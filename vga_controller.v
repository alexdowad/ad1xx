==> flow/design.v <==
module vga_controller
(
	input vga_clk,  
	output reg hsync, vsync, pixel,  
	output reg blanking,
	output [11:0] addr,  
	input [7:0] char,  
	output [3:0] font_row,  
	output [2:0] font_col,  
	output [6:0] font_char,  
	input font_pixel  
);
reg [9:0] hcount = 0;  
reg [9:0] vcount = 0;  
reg [9:0] next_hcount, next_vcount;  
always @* begin
	next_vcount = vcount;
	next_hcount = hcount + 1;
	if (next_hcount == 800) begin
		next_hcount = 0;
		next_vcount = vcount + 1;
		if (next_vcount == 525)
			next_vcount = 0;
	end
end
always @ (posedge vga_clk) begin
	pixel    <= (hcount < 640) & (vcount < 480) & font_pixel;
	hsync    <= (hcount < 656) | (hcount >= 752);
	vsync    <= (vcount < 490) | (vcount >= 492);
	blanking <= (vcount >= 480);
	vcount   <= next_vcount;
	hcount   <= next_hcount;
end
wire [7:0] hi_addr_bits = next_hcount[9:7] + next_vcount[9:4] + (next_vcount[9:4] << 2);
assign addr = {hi_addr_bits, next_hcount[6:3]};
assign font_row = vcount[3:0];
assign font_col = hcount[2:0];
assign font_char = char[7] ? 0 : char[6:0];
endmodule
From RTL to reports: vga_controller --
The steps from the RTL of vga_controller to its reports follow in flow order. Lines are those of the file above, counted from 1. Library cell names are shortened. The mark n/a stands for no value.
Inputs: top vga_controller, clock input vga_clk, library sky130hd, corner tt_025C_1v80

After elaboration --
Source: Yosys, flattened and elaborated, memories not mapped. Widths are those after wreduce. Registers that Yosys merges into a memory's read port (data or address) are not register bits. Print and check cells do not count. Equal cells are merged and count once.
Word-level totals: register bits after elaboration 24, input bits 10, cells after elaboration 29
Operators by class: add/subtract/negate cells 4, $lt $le $gt $ge 7, equal/unequal tests 2, mux-type cells 4, bitwise logic cells 4
Operators with widths (count):
- two-way mux 10 bit | 3
- adder 10 x 1 -> 10 bit with constant B | 2
- less-than comparator 10 bit with constant B | 2
- equality test 10 bit with constant B | 2
- >= comparator 10 x 9 -> 1 bit with constant B | 2
- less-than comparator 10 x 9 -> 1 bit with constant B | 2
- >= comparator 10 bit with constant B | 1
- adder 7 x 8 -> 8 bit | 1
- adder 3 x 6 -> 7 bit | 1
- two-way mux 7 bit | 1
- AND 1 bit | 2
- OR 1 bit | 2

Logic depth --
Yosys ltp: most cells in a row. Word level: on the elaborated netlist, between registers, memories and ports. Mapped: between sequential cells and ports; inverters and the memories' decode and read muxes count.
Logic depth: word-level depth 6, ABC_AREA 0, gate-level depth with buffers 17, mapped depth without buffers 16

Synthesis result --
Yosys stat after the flow's synthesis: flattened, memories mapped to cells. It holds for the ABC_AREA given above (unset counts as 0); a run with the other value may have another netlist.
Mapped netlist: standard cells after synthesis 176, synthesis area 1626.6 um^2, sequential part of the area 520.5 um^2, mapped flip-flops 24, buffers 16
Cells by type:
- dfxtp_1 | count 20, area in all 400.384 um^2
- ha_1 | count 16, area in all 200.192 um^2
- xnor2_1 | count 14, area in all 122.618 um^2
- edfxtp_1 | count 4, area in all 120.115 um^2
- buf_4 | count 11, area in all 82.579 um^2
- xor2_1 | count 8, area in all 70.067 um^2
- nor2b_1 | count 10, area in all 62.56 um^2
- nand2_1 | count 13, area in all 48.797 um^2
- nor2_1 | count 12, area in all 45.043 um^2
- fa_1 | count 2, area in all 40.038 um^2
- inv_1 | count 10, area in all 37.536 um^2
- a21oi_1 | count 5, area in all 25.024 um^2
- nand3_1 | count 5, area in all 25.024 um^2
- nand4_1 | count 4, area in all 25.024 um^2
- nor3_1 | count 4, area in all 20.019 um^2
- and3_1 | count 3, area in all 18.768 um^2
- nand2b_1 | count 3, area in all 18.768 um^2
- a31o_4 | count 1, area in all 17.517 um^2
Other cell types: 25; their cells: 31.

Path before layout --
OpenSTA on the mapped netlist: ideal clock, no wires. The path of least setup slack (recovery checks aside). Input and output delay are each 20% of the period. Register names are those of the netlist, which keeps one name where synthesis merged equal registers.
Timing post-synthesis: path type reg2out, start reg hcount[0], end out addr[11], clock period 6.1 ns, launch time at the first pin 0.000 ns, data arrival time 3.813 ns, data required time 4.880 ns, slack 1.067 ns, delay of the path 3.813 ns, stages on the path 18, synthesis period reached 5.033 ns
"delay of the path" is the arrival time less input delay plus setup time. At an output port there is no setup time. "stages on the path": output pins that drive a net of the path, with the launching flip-flop's if there is one; two outputs of one cell count as two. "synthesis period reached" is the clock period less the worst setup slack; recovery checks do not enter. This is arithmetic on one report: input and output delays are still those of the set period (20% each). Between the ends stands the longest chain of elaborated cells between them, by number of cells; it is not shown to be the way that was timed. Of several equally long chains one is given. Each line given opens the expression or statement behind the cell; cells for indexed reads and writes are added by Yosys, which also makes memories of some case tables.
Between the ends, post-synthesis: cells stage by stage dfxtp_1 ha_1 nand3_2 or3_4 a221oi_2 and3_1 buf_6 and3_4 xnor2_1 fa_1 inv_1 fa_1 a21oi_1 nor2_1 o21a_1 o21ai_0 nand2b_1 xor2_1, length of the longest elaborated chain 5, elaborated cells between the ends (all ways) 6, source lines of those cells 3, those cells by class add/sub: 3; eq/ne: 1; mux: 2
Ends and longest elaborated chain, post-synthesis:
- start: declaration | line 13 | reg [9:0] hcount = 0;
- start: assignment | line 32 | hcount <= next_hcount;
- adder 10 x 1 -> 10 bit | line 18 | next_hcount = hcount + 1;
- equality test 10 bit | line 19 | if (next_hcount == 800) begin
- two-way mux 10 bit | line 19
- adder 3 x 6 -> 7 bit | line 34 | wire [7:0] hi_addr_bits = next_hcount[9:7] + next_vcount[9:4] + (next_vcount[9:4] << 2);
- adder 7 x 8 -> 8 bit | line 34
- end: declaration | line 6 | output [11:0] addr,

Path in the finished layout --
From the final timing report of job 1: the path of least setup slack in the routed layout; clock arrival at registers is part of the times.
Timing after layout: path type reg2out, start reg hcount[1], end out addr[10], clock period 5.92 ns, launch time at the first pin 0.33 ns, data arrival time 4.30 ns, data required time 4.74 ns, slack 0.44 ns, stages on the path 18
Between the ends stands the longest chain of elaborated cells between them, by number of cells; it is not shown to be the way that was timed. Of several equally long chains one is given.
Between the ends, after layout: cells stage by stage dfxtp_4 ha_4 nand3_4 or3_4 a221oi_4 and3_4 and4_4 xnor2_2 fa_1 inv_2 buf_4 ha_4 a21o_1 a21oi_2 o21bai_1 a21oi_1 xnor2_1 buf_2, length of the longest elaborated chain 5, elaborated cells between the ends (all ways) 6, source lines of those cells 3, those cells by class add/sub: 3; eq/ne: 1; mux: 2
Ends and longest elaborated chain, after layout:
- start: declaration | line 13 | reg [9:0] hcount = 0;
- start: assignment | line 32 | hcount <= next_hcount;
- adder 10 x 1 -> 10 bit | line 18 | next_hcount = hcount + 1;
- equality test 10 bit | line 19 | if (next_hcount == 800) begin
- two-way mux 10 bit | line 19
- adder 3 x 6 -> 7 bit | line 34 | wire [7:0] hi_addr_bits = next_hcount[9:7] + next_vcount[9:4] + (next_vcount[9:4] << 2);
- adder 7 x 8 -> 8 bit | line 34
- end: declaration | line 6 | output [11:0] addr,

2 stored runs of vga_controller in the flow (synthesis by Yosys, layout by OpenROAD, sky130hd cells), in arbitrary order. Constraints: input delay and output delay 20% of the set period each, output load 0.01 pF.
"period achieved" is the run's clock period less its worst setup slack. It is reckoned from that one timing run; input and output delays stay at 20% of the period that was set.
"time of the worst setup path" means the part of the period allowed to the worst setup path (the constraints hold back 20% at inputs and 20% at outputs) less its slack; where the path has registers, the arrival times of their clocks count too.
"total power of the final layout" rests on the timing tool's default activity at the inputs, not on a simulated workload.

[job 1] flow files
==> flow/run.sh <==
#!/bin/bash
# the make line also repeats the synthesis and layout settings of config.mk as NAME=value (left out here)
make -C /OpenROAD-flow-scripts/flow DESIGN_CONFIG=/design/flow/config.mk WORK_HOME=/design/flow/orfs CLKGATE_MAP_FILE= finish
==> flow/config.mk <==
export PLATFORM = sky130hd
export DESIGN_NAME = vga_controller
export DESIGN_NICKNAME = vga_controller
export VERILOG_FILES = /design/flow/design.v
export SDC_FILE = /design/flow/constraint.sdc
export NUM_CORES = 4
export LEC_CHECK = 0
export CAP_MARGIN = 20
export CELL_PAD_IN_SITES_DETAIL_PLACEMENT = 0
export CORE_MARGIN = 2
export CORE_UTILIZATION = 64
export CTS_CLUSTER_DIAMETER = 191
export MAX_ROUTING_LAYER = met4
export PLACE_DENSITY_LB_ADDON = 0.04
export SETUP_SLACK_MARGIN = 1.45
export SLEW_MARGIN = 20
==> flow/constraint.sdc <==
create_clock -name core_clock -period 5.92 [get_ports {vga_clk}]
set_input_delay 1.1840 -clock core_clock [delete_from_list [all_inputs] [get_ports {vga_clk}]]
set_output_delay 1.1840 -clock core_clock [all_outputs]
set_load 0.01 [all_outputs]

[job 1] result: post-layout utilization 0.924; total power of the final layout 0.2584 mW; area inside the die boundary 2961.0 um^2; setup slack of the critical path 0.435 ns; setup total negative slack 0.000 ns; area of the standard cells in the finished layout 2247.2 um^2; final worst hold slack 0.518 ns; period achieved 5.485 ns; cell area after synthesis 1626.6 um^2; time of the worst setup path 4.30 ns; type of the worst setup path reg2out

[job 2] flow files
==> flow/run.sh <==
#!/bin/bash
# the make line also repeats the synthesis and layout settings of config.mk as NAME=value (left out here)
make -C /OpenROAD-flow-scripts/flow DESIGN_CONFIG=/design/flow/config.mk WORK_HOME=/design/flow/orfs CLKGATE_MAP_FILE= finish
==> flow/config.mk <==
export PLATFORM = sky130hd
export DESIGN_NAME = vga_controller
export DESIGN_NICKNAME = vga_controller
export VERILOG_FILES = /design/flow/design.v
export SDC_FILE = /design/flow/constraint.sdc
export NUM_CORES = 4
export LEC_CHECK = 0
export CAP_MARGIN = 20
export CORE_MARGIN = 2
export CORE_UTILIZATION = 40
export SLEW_MARGIN = 20
==> flow/constraint.sdc <==
create_clock -name core_clock -period 3.38 [get_ports {vga_clk}]
set_input_delay 0.6760 -clock core_clock [delete_from_list [all_inputs] [get_ports {vga_clk}]]
set_output_delay 0.6760 -clock core_clock [all_outputs]
set_load 0.01 [all_outputs]

[job 2] result: post-layout utilization 0.669; total power of the final layout 0.5118 mW; area inside the die boundary 4592.8 um^2; setup slack of the critical path -1.285 ns; setup total negative slack -7.248 ns; area of the standard cells in the finished layout 2636.3 um^2; final worst hold slack 0.529 ns; period achieved 4.665 ns; cell area after synthesis 1626.6 um^2; time of the worst setup path 3.99 ns; type of the worst setup path reg2out

==> flow/design.v <==
module ad100_cpu
(
  input clk,
  output     [29:0] addr_1,  
  input      [31:0] read_1,
  output     [29:0] addr_2,  
  input      [31:0] read_2,
  output reg [31:0] write_2,
  output reg        write_enable_1, write_enable_2, write_enable_3, write_enable_4
);
wire [29:0] program_counter;
assign addr_1 = program_counter;
wire [31:0] alu_result;
assign addr_2 = alu_result[31:2];
wire [31:0] instruction = read_1;
wire [4:0] opcode1 = instruction[6:2];
wire [2:0] opcode2 = instruction[14:12];
wire       opcode3 = instruction[30];
wire [4:0] dest_reg  = instruction[11:7];
wire [4:0] src_reg_1 = instruction[19:15];
wire [4:0] src_reg_2 = instruction[24:20];
wire [19:0] immed1 = instruction[31:12];  
wire [11:0] immed2 = instruction[31:20];  
wire [11:0] immed3 = {instruction[31:25], instruction[11:7]};  
wire [18:0] jal_immed = {immed1[19], immed1[7:0], immed1[8], immed1[18:10]};
wire [10:0] b_immed = {instruction[31], instruction[7], instruction[30:25], instruction[11:9]};
wire [31:0] reg1;  
wire [31:0] reg2;  
reg jump;
always @*
  case (opcode1)
    5'b11011: jump = 1;  
    5'b11001: jump = 1;  
    5'b11000:  
      case (opcode2)
        3'b000:    jump = (reg1 == reg2);
        3'b001:    jump = (reg1 != reg2);
        3'b100:    jump = ($signed(reg1) <  $signed(reg2));
        3'b101:    jump = ($signed(reg1) >= $signed(reg2));
        3'b110:   jump = (reg1 <  reg2);
        3'b111:   jump = (reg1 >= reg2);
        default: jump = 0;
      endcase
    default: jump = 0;
  endcase
function [29:0] drop_bottom_2_bits(input [31:0] val32);
  drop_bottom_2_bits = val32[31:2];
endfunction
reg [29:0] jump_dest;
always @*
  case (opcode1)
    5'b11011:  
      jump_dest = program_counter + {{11{jal_immed[18]}}, jal_immed};
    5'b11001:  
      jump_dest = drop_bottom_2_bits(reg1 + {{20{immed2[11]}}, immed2});
    5'b11000:  
      jump_dest = program_counter + {{19{b_immed[10]}}, b_immed};
    default:
      jump_dest = 0;
  endcase
always @* begin
  write_enable_1 = 0;
  write_enable_2 = 0;
  write_enable_3 = 0;
  write_enable_4 = 0;
  write_2 = reg2;
  if (opcode1 == 5'b01000)  
    case (opcode2)
      3'b000:  
        case (alu_result[1:0])
          2'b00: write_enable_1 = 1;
          2'b01: write_enable_2 = 1;
          2'b10: write_enable_3 = 1;
          2'b11: write_enable_4 = 1;
        endcase
      3'b001:  
        case (alu_result[1])
          1'b0: begin write_enable_1 = 1; write_enable_2 = 1; end
          1'b1: begin write_enable_3 = 1; write_enable_4 = 1; end
        endcase
      3'b010: begin  
        write_enable_1 = 1;
        write_enable_2 = 1;
        write_enable_3 = 1;
        write_enable_4 = 1;
      end
    endcase
end
reg [4:0] write_reg;
always @*
  case (opcode1)
    5'b01101: write_reg = dest_reg;  
    5'b00101: write_reg = dest_reg;  
    5'b11011: write_reg = dest_reg;  
    5'b11001: write_reg = dest_reg;  
    5'b00000: write_reg = dest_reg;  
    5'b00100: write_reg = dest_reg;  
    5'b01100: write_reg = dest_reg;  
    default:  write_reg = 0;
  endcase
reg [31:0] write_reg_val;
always @*
  case (opcode1)
    5'b00000:  
      case (opcode2)
        3'b000:
          case (alu_result[1:0])
            2'b00: write_reg_val = {{24{read_2[7]}},  read_2[7:0]};
            2'b01: write_reg_val = {{24{read_2[15]}}, read_2[15:8]};
            2'b10: write_reg_val = {{24{read_2[23]}}, read_2[23:16]};
            2'b11: write_reg_val = {{24{read_2[31]}}, read_2[31:24]};
          endcase
        3'b001:
          case (alu_result[1])
            1'b0: write_reg_val = {{16{read_2[15]}}, read_2[15:0]};
            1'b1: write_reg_val = {{16{read_2[31]}}, read_2[31:16]};
          endcase
        3'b100:
          case (alu_result[1:0])
            2'b00: write_reg_val = {24'b0, read_2[7:0]};
            2'b01: write_reg_val = {24'b0, read_2[15:8]};
            2'b10: write_reg_val = {24'b0, read_2[23:16]};
            2'b11: write_reg_val = {24'b0, read_2[31:24]};
          endcase
        3'b101:
          case (alu_result[1])
            1'b0: write_reg_val = {16'b0, read_2[15:0]};
            1'b1: write_reg_val = {16'b0, read_2[31:16]};
          endcase
        3'b010:     write_reg_val = read_2;  
        default: write_reg_val = 0;
      endcase
    default: write_reg_val = alu_result;
  endcase
reg [31:0] operand1;
reg [31:0] operand2;
always @* begin
  operand1 = 0;
  operand2 = 0;
  case (opcode1)
    5'b01101:  
      operand1 = {immed1, 12'b0};
    5'b00101: begin  
      operand1 = {immed1, 12'b0};
      operand2 = {program_counter, 2'b00};
    end
    5'b11011: begin  
      operand1 = 4;
      operand2 = {program_counter, 2'b00};
    end
    5'b11001: begin  
      operand1 = 4;
      operand2 = {program_counter, 2'b00};
    end
    5'b00000: begin  
      operand1 = reg1;
      operand2 = {{20{immed2[11]}}, immed2};
    end
    5'b01000: begin  
      operand1 = reg1;
      operand2 = {{20{immed3[11]}}, immed3};
    end
    5'b00100: begin  
      operand1 = reg1;
      operand2 = {{20{immed2[11]}}, immed2};
    end
    5'b01100: begin  
      operand1 = reg1;
      operand2 = reg2;
    end
  endcase
end
register_file regfile(
  .clk(clk),
  .read_select_1(src_reg_1),
  .read_1(reg1),
  .read_select_2(src_reg_2),
  .read_2(reg2),
  .write_select(write_reg),
  .write(write_reg_val));
program_counter prog_cnt(
  .clk(clk),
  .jump_dest(jump_dest),
  .jump(jump),
  .pc(program_counter));
alu alu(
  .opcode1(opcode1),
  .opcode2(opcode2),
  .opcode3(opcode3),
  .operand1(operand1),
  .operand2(operand2),
  .result(alu_result));
endmodule
module alu
(
  input [4:0] opcode1,  
  input [2:0] opcode2,  
  input       opcode3,  
  input [31:0] operand1,
  input [31:0] operand2,
  output reg [31:0] result
);
always @*
  casez (opcode1)
    5'b01101:    result = operand1;
    5'b00101:  result = operand1 + operand2;
    5'b11011:    result = operand1 + operand2;
    5'b11001:   result = operand1 + operand2;
    5'b0?000:    result = operand1 + operand2;
    5'b11000: result = operand1 + operand2;
    5'b0?100:
      case (opcode2)
        3'b000:  result = (opcode3 == 1'b0 || opcode1 == 5'b00100) ? (operand1 + operand2) : (operand1 - operand2);
        3'b010:  result = ($signed(operand1) < $signed(operand2));
        3'b011: result = (operand1 < operand2);
        3'b100:  result = (operand1 ^ operand2);
        3'b110:   result = (operand1 | operand2);
        3'b111:  result = (operand1 & operand2);
        3'b001:   result = (operand1 << operand2);
        3'b101:   if (opcode3 == 1'b0)
                  result = operand1 >> operand2[4:0];
               else
                  result = $signed(operand1) >>> operand2[4:0];
      endcase
    default: result = 32'bx;
  endcase
endmodule
module program_counter
(
  input clk,
  input  [29:0] jump_dest,
  input         jump,
  output [29:0] pc
);
reg [29:0] counter = {28'hFF00000, 2'b00};  
always @(posedge clk)
  if (jump)
    counter <= jump_dest;
  else
    counter++;
assign pc = counter;
endmodule
module register_file
(
  input clk,
  input [4:0] read_select_1,
  output reg [31:0] read_1,
  input [4:0] read_select_2,
  output reg [31:0] read_2,
  input [4:0] write_select,  
  input [31:0] write
);
reg [31:0] registers [31:1];
always @(posedge clk)
  if (write_select != 0)
    registers[write_select] <= write;
always @*
  if (read_select_1 == 0)
    read_1 = 0;
  else
    read_1 = registers[read_select_1];
always @*
  if (read_select_2 == 0)
    read_2 = 0;
  else
    read_2 = registers[read_select_2];
endmodule
Reports on ad100_cpu
What the tools print for ad100_cpu, step after step.
Line numbers count from 1 in the design file above.
Operators carry their Yosys type and port widths (W data, S select, Z words).
{ "design": {"design": "ad100_cpu", "clock_port": "clk", "cell_library": "sky130hd", "lib_corner": "tt_025C_1v80"} }

After elaboration
Counts by Yosys on the flattened word-level netlist (proc, flatten, opt, wreduce; memories kept). Register bits leave out memories and registers merged into their read ports (data or address); mux counts leave out enables and synchronous resets folded into registers. Print and check cells are left out.
Yosys's memory passes give these memory sizes; they may raise the number of words (mostly to a power of two), join words into wider ones and drop unused or constant bits.
{ "word_totals": {"register_bits": 30, "ram_bits": 992, "memories": 1, "input_bits": 65, "word_cells": 98} }
{ "op_classes": {"addsub": 6, "n_cmp": 6, "n_eq": 21, "n_shift": 3, "n_mux": 36, "logic": 5, "n_reduce_logical": 19} }
{ "memory_table": {"columns": ["memory", "words", "word_bits", "read_ports", "wr", "line", "text"], "rows": [
  ["regfile.registers", 31, 32, 2, 1, 253, "reg [31:0] registers [31:1];"]
]} }
{ "op_table": {"columns": ["cell", "n"], "rows": [
  ["$pmux W32 S4", 3],
  ["$pmux W32 S8", 1],
  ["$pmux W32 S3", 2],
  ["$mux W32", 6],
  ["$pmux W32 S5", 1],
  ["$lt A32 B32 Y1", 4],
  ["$pmux W32 S2", 2],
  ["$pmux W30 S3", 1],
  ["$add A32 B32 Y32", 2],
  ["$ge A32 B32 Y1", 2],
  ["$add A30 B30 Y30", 2],
  ["$sub A32 B32 Y32", 1],
  ["$eq A32 B32 Y1", 1],
  ["$ne A32 B32 Y1", 1],
  ["$and A32 B32 Y32", 1],
  ["$or A32 B32 Y32", 1],
  ["$xor A32 B32 Y32", 1],
  ["$shl A32 B32 Y32", 1],
  ["$shr A32 B5 Y32", 1],
  ["$sshr A32 B5 Y32", 1],
  ["$add A30 B1 Y30 const B", 1],
  ["$mux W30", 1],
  ["$reduce_or A3 Y1", 5],
  ["$eq A5 B4 Y1 const B", 3],
  ["$eq A5 B5 Y1 const B", 3],
  ["$logic_not A5 Y1", 3],
  ["$pmux W1 S2", 7],
  ["$eq A3 B3 Y1 const B", 4]
]} }
Other operator kinds: 20; their cells: 34.

Longest topological paths
Yosys ltp: most cells in a row. Word level: on the elaborated netlist, between registers, memories and ports. Mapped: between sequential cells and ports; inverters and the memories' decode and read muxes count.
{ "logic_depth": {"ltp_word": 12, "ABC_AREA": 0, "ltp_mapped": 33} }

Mapped cells and area
Yosys stat after the flow's synthesis: flattened, memories mapped to cells. It holds for the ABC_AREA given above (unset counts as 0); a run with the other value may have another netlist.
{ "synth_totals": {"mapped_cells": 5085, "synth_area_um2": 63010.4, "sequential_area_um2": 30389.1, "ff_cells": 1022, "n_buf": 382} }
{ "types": {"columns": ["type", "n", "type_area_um2"], "rows": [
  ["sky130_fd_sc_hd__edfxtp_1", 992, 2.98E+04],
  ["sky130_fd_sc_hd__mux4_2", 353, 7.95E+03],
  ["sky130_fd_sc_hd__mux2i_1", 444, 4.44E+03],
  ["sky130_fd_sc_hd__ha_1", 188, 2.35E+03],
  ["sky130_fd_sc_hd__a21oi_1", 319, 1.6E+03],
  ["sky130_fd_sc_hd__nor2_1", 338, 1.27E+03],
  ["sky130_fd_sc_hd__o21ai_0", 230, 1.15E+03],
  ["sky130_fd_sc_hd__nand2_1", 267, 1E+03],
  ["sky130_fd_sc_hd__a22oi_1", 119, 893.357],
  ["sky130_fd_sc_hd__xnor2_1", 95, 832.048],
  ["sky130_fd_sc_hd__clkbuf_1", 195, 731.952],
  ["sky130_fd_sc_hd__inv_1", 170, 638.112],
  ["sky130_fd_sc_hd__dfxtp_1", 30, 600.576],
  ["sky130_fd_sc_hd__a211oi_1", 69, 517.997],
  ["sky130_fd_sc_hd__a21o_1", 67, 502.982],
  ["sky130_fd_sc_hd__o22ai_1", 79, 494.224],
  ["sky130_fd_sc_hd__nand3_1", 92, 460.442],
  ["sky130_fd_sc_hd__buf_2", 89, 445.427]
]} }
Other cell types: 82; their cells: 949.
By module: a second synthesis without flattening, with its own total; a netlist apart from the flattened one above.
{ "unflattened": {"cells_unflattened": 5196, "area_unflattened_um2": 63469.6} }
Rows give one instance, submodules left out.
{ "by_module": {"columns": ["module", "instances", "cells", "area_um2", "mod_seq_area_um2"], "rows": [
  ["register_file", 1, 2757, 46694.8, 29788.6],
  ["alu", 1, 1441, 9549.2, 0.0],
  ["ad100_cpu", 1, 807, 5669.2, 0.0],
  ["program_counter", 1, 191, 1556.5, 600.6]
]} }

Timing after synthesis
Source: OpenSTA report_checks on the synthesized netlist (no wires, ideal clock, input and output delay 20% of the period each), path of least setup slack; recovery checks are left aside. Register names are those of the netlist, which keeps one name where synthesis merged equal registers.
{ "synth_timing": {"path_type": "in2out", "start": "in read_1[20]", "end": "out write_enable_4", "tclk_ns": 11.5, "input_delay_ns": 2.300, "out_delay_ns": 2.300, "launch_ns": 2.300, "t_arrival_ns": 8.861, "path_slack_ns": 0.339, "delay_ns": 6.561, "driving_pins": 31, "n_path_buf": 12, "period_less_setup_slack_ns": 11.161} }
"delay_ns" = arrival - input delay + setup time.
A path that ends at an output port has no setup time.
"driving_pins" counts driving pins, that of a launching flip-flop among them; a cell with two outputs on the path counts twice.
"period_less_setup_slack_ns" = period - worst setup slack (recovery checks aside). The figure is calculated, with input and output delays left at 20% of the set period.
Between the ends stands the longest chain of elaborated cells between them, by number of cells; it is not shown to be the way that was timed. Of several equally long chains one is given.
Each line given opens the expression or statement behind the cell; cells for indexed reads and writes are added by Yosys, which also makes memories of some case tables.
A memory read counts as a cell of the chain, while the word-level depth stops at memories.
{ "synth_via": {"path_cell_list": "sky130_fd_sc_hd__buf_6 > sky130_fd_sc_hd__buf_2 > sky130_fd_sc_hd__buf_6 > sky130_fd_sc_hd__buf_6 > sky130_fd_sc_hd__buf_6 > sky130_fd_sc_hd__buf_2 > sky130_fd_sc_hd__mux4_2 > sky130_fd_sc_hd__o22ai_1 > sky130_fd_sc_hd__nor3_1 > sky130_fd_sc_hd__nor2_2 > sky130_fd_sc_hd__clkbuf_1 > sky130_fd_sc_hd__clkbuf_1 > sky130_fd_sc_hd__buf_1 > sky130_fd_sc_hd__ha_1 > sky130_fd_sc_hd__clkbuf_1 > sky130_fd_sc_hd__o21ai_0 > sky130_fd_sc_hd__a21oi_1 > sky130_fd_sc_hd__o41a_1 > sky130_fd_sc_hd__or4b_2 > sky130_fd_sc_hd__a311o_1 > sky130_fd_sc_hd__a41oi_1 > sky130_fd_sc_hd__or2_2 > sky130_fd_sc_hd__o41a_1 > sky130_fd_sc_hd__nor2_1 > sky130_fd_sc_hd__a31oi_4 > sky130_fd_sc_hd__nand2_2 > sky130_fd_sc_hd__buf_6 > sky130_fd_sc_hd__buf_2 > sky130_fd_sc_hd__nand2_1 > sky130_fd_sc_hd__a21oi_1 > sky130_fd_sc_hd__nor2_1", "elab_chain_cells": 12, "cells_between": 29} }
{ "synth_rtl": {"columns": ["item", "line", "text"], "rows": [
  ["start, declared", 5, "input      [31:0] read_1,"],
  ["$mem_v2 Z31 W32", 253, "reg [31:0] registers [31:1];"],
  ["$mux W32", 263, "if (read_select_2 == 0)"],
  ["$pmux W32 S4", 140, "case (opcode1)"],
  ["$sub A32 B32 Y32", 213, "3'b000:  result = (opcode3 == 1'b0 || opcode1 == 5'b00100) ? (operand1 + operand2) : (operand1 - operand2);"],
  ["$mux W32", 213, null],
  ["$pmux W32 S8", 212, "case (opcode2)"],
  ["$pmux W32 S3", 204, "casez (opcode1)"],
  ["$eq A2 B2 Y1", 70, "case (alu_result[1:0])"],
  ["$reduce_or A3 Y1", null, null],
  ["$pmux W1 S2", 70, null],
  ["$pmux W1 S3", 68, "case (opcode2)"],
  ["$mux W1", 67, "if (opcode1 == 5'b01000)"],
  ["end, declared", 9, "output reg        write_enable_1, write_enable_2, write_enable_3, write_enable_4"]
]} }

Path in the finished layout
From the final timing report of record 1: the path of least setup slack in the routed layout; clock arrival at registers is part of the times.
{ "layout_timing": {"path_type": "in2out", "start": "in read_1[2]", "end": "out addr_2[13]", "tclk_ns": 9.72, "input_delay_ns": 1.94, "out_delay_ns": 1.94, "launch_ns": 1.94, "t_arrival_ns": 7.80, "path_slack_ns": -0.03, "driving_pins": 25, "n_path_buf": 11} }
Between the ends stands the longest chain of elaborated cells between them, by number of cells; it is not shown to be the way that was timed. Of several equally long chains one is given.
{ "layout_via": {"path_cell_list": "sky130_fd_sc_hd__clkdlybuf4s50_1 > sky130_fd_sc_hd__or3_1 > sky130_fd_sc_hd__buf_4 > sky130_fd_sc_hd__nor2_2 > sky130_fd_sc_hd__buf_12 > sky130_fd_sc_hd__buf_4 > sky130_fd_sc_hd__o31a_1 > sky130_fd_sc_hd__ha_1 > sky130_fd_sc_hd__or4_4 > sky130_fd_sc_hd__buf_4 > sky130_fd_sc_hd__a21oi_2 > sky130_fd_sc_hd__buf_4 > sky130_fd_sc_hd__o41ai_2 > sky130_fd_sc_hd__buf_4 > sky130_fd_sc_hd__a21oi_1 > sky130_fd_sc_hd__buf_4 > sky130_fd_sc_hd__a21oi_2 > sky130_fd_sc_hd__buf_4 > sky130_fd_sc_hd__nor2_1 > sky130_fd_sc_hd__a31oi_1 > sky130_fd_sc_hd__xnor2_1 > sky130_fd_sc_hd__nor2_1 > sky130_fd_sc_hd__o31ai_4 > sky130_fd_sc_hd__buf_4 > sky130_fd_sc_hd__clkdlybuf4s50_1", "elab_chain_cells": 7, "cells_between": 32} }
{ "layout_rtl": {"columns": ["item", "line", "text"], "rows": [
  ["start, declared", 5, "input      [31:0] read_1,"],
  ["$eq A5 B4 Y1", 140, "case (opcode1)"],
  ["$reduce_or A4 Y1", null, null],
  ["$pmux W32 S3", 140, null],
  ["$sub A32 B32 Y32", 213, "3'b000:  result = (opcode3 == 1'b0 || opcode1 == 5'b00100) ? (operand1 + operand2) : (operand1 - operand2);"],
  ["$mux W32", 213, null],
  ["$pmux W32 S8", 212, "case (opcode2)"],
  ["$pmux W32 S3", 204, "casez (opcode1)"],
  ["end, declared", 6, "output     [29:0] addr_2,"]
]} }

Data sheet: physical implementation of ad100_cpu

Record of 2 stored runs of the RTL-to-layout flow on ad100_cpu, platform sky130hd. The runs are unordered. Constraints: input delay and output delay 20% of the set period each, output load 0.01 pF.
By "achieved clock period (ns)" is meant the clock period of the run minus its worst setup slack. This is arithmetic on one report: input and output delays are still those of the set period (20% each).
"worst setup path time (ns)" = time allowed to the worst setup path (clock period - input delay - output delay, where it has them) - its slack; a late launch clock adds to it, a late capture clock takes from it.
"finish__power__total": no workload was simulated; the value follows from the tool's default switching activity.

settings of record 1
{
  "period_ns": 9.72,
  "CORE_UTILIZATION": 40,
  "PLACE_DENSITY": 0.48,
  "TNS_END_PERCENT": 85,
  "GPL_TIMING_DRIVEN": 1,
  "CTS_CLUSTER_SIZE": 15,
  "CAP_MARGIN": 5,
  "CORE_MARGIN": 2,
  "SLEW_MARGIN": 20
}
report of record 1
yosys chip area after synthesis (um^2): 63010.4
finish__design__die__area: 160717.0
finish__design__instance__area__stdcell: 79306.1
finish__design__instance__utilization: 0.5071
finish__timing__setup__ws: -0.028
finish__timing__setup__tns: -0.042
finish__timing__hold__ws: 0.708
finish__power__total: 1.235e-02
achieved clock period (ns): 9.748
worst setup path time (ns): 5.86
worst setup path kind: in2out

settings of record 2
{
  "period_ns": 11.2,
  "SETUP_SLACK_MARGIN": -0.69,
  "CAP_MARGIN": 20,
  "CORE_MARGIN": 2,
  "CORE_UTILIZATION": 40,
  "SLEW_MARGIN": 20
}
report of record 2
yosys chip area after synthesis (um^2): 63010.4
finish__design__die__area: 160717.0
finish__design__instance__area__stdcell: 74594.0
finish__design__instance__utilization: 0.4770
finish__timing__setup__ws: -0.428
finish__timing__setup__tns: -0.716
finish__timing__hold__ws: 0.721
finish__power__total: 1.038e-02
achieved clock period (ns): 11.628
worst setup path time (ns): 7.15
worst setup path kind: in2out
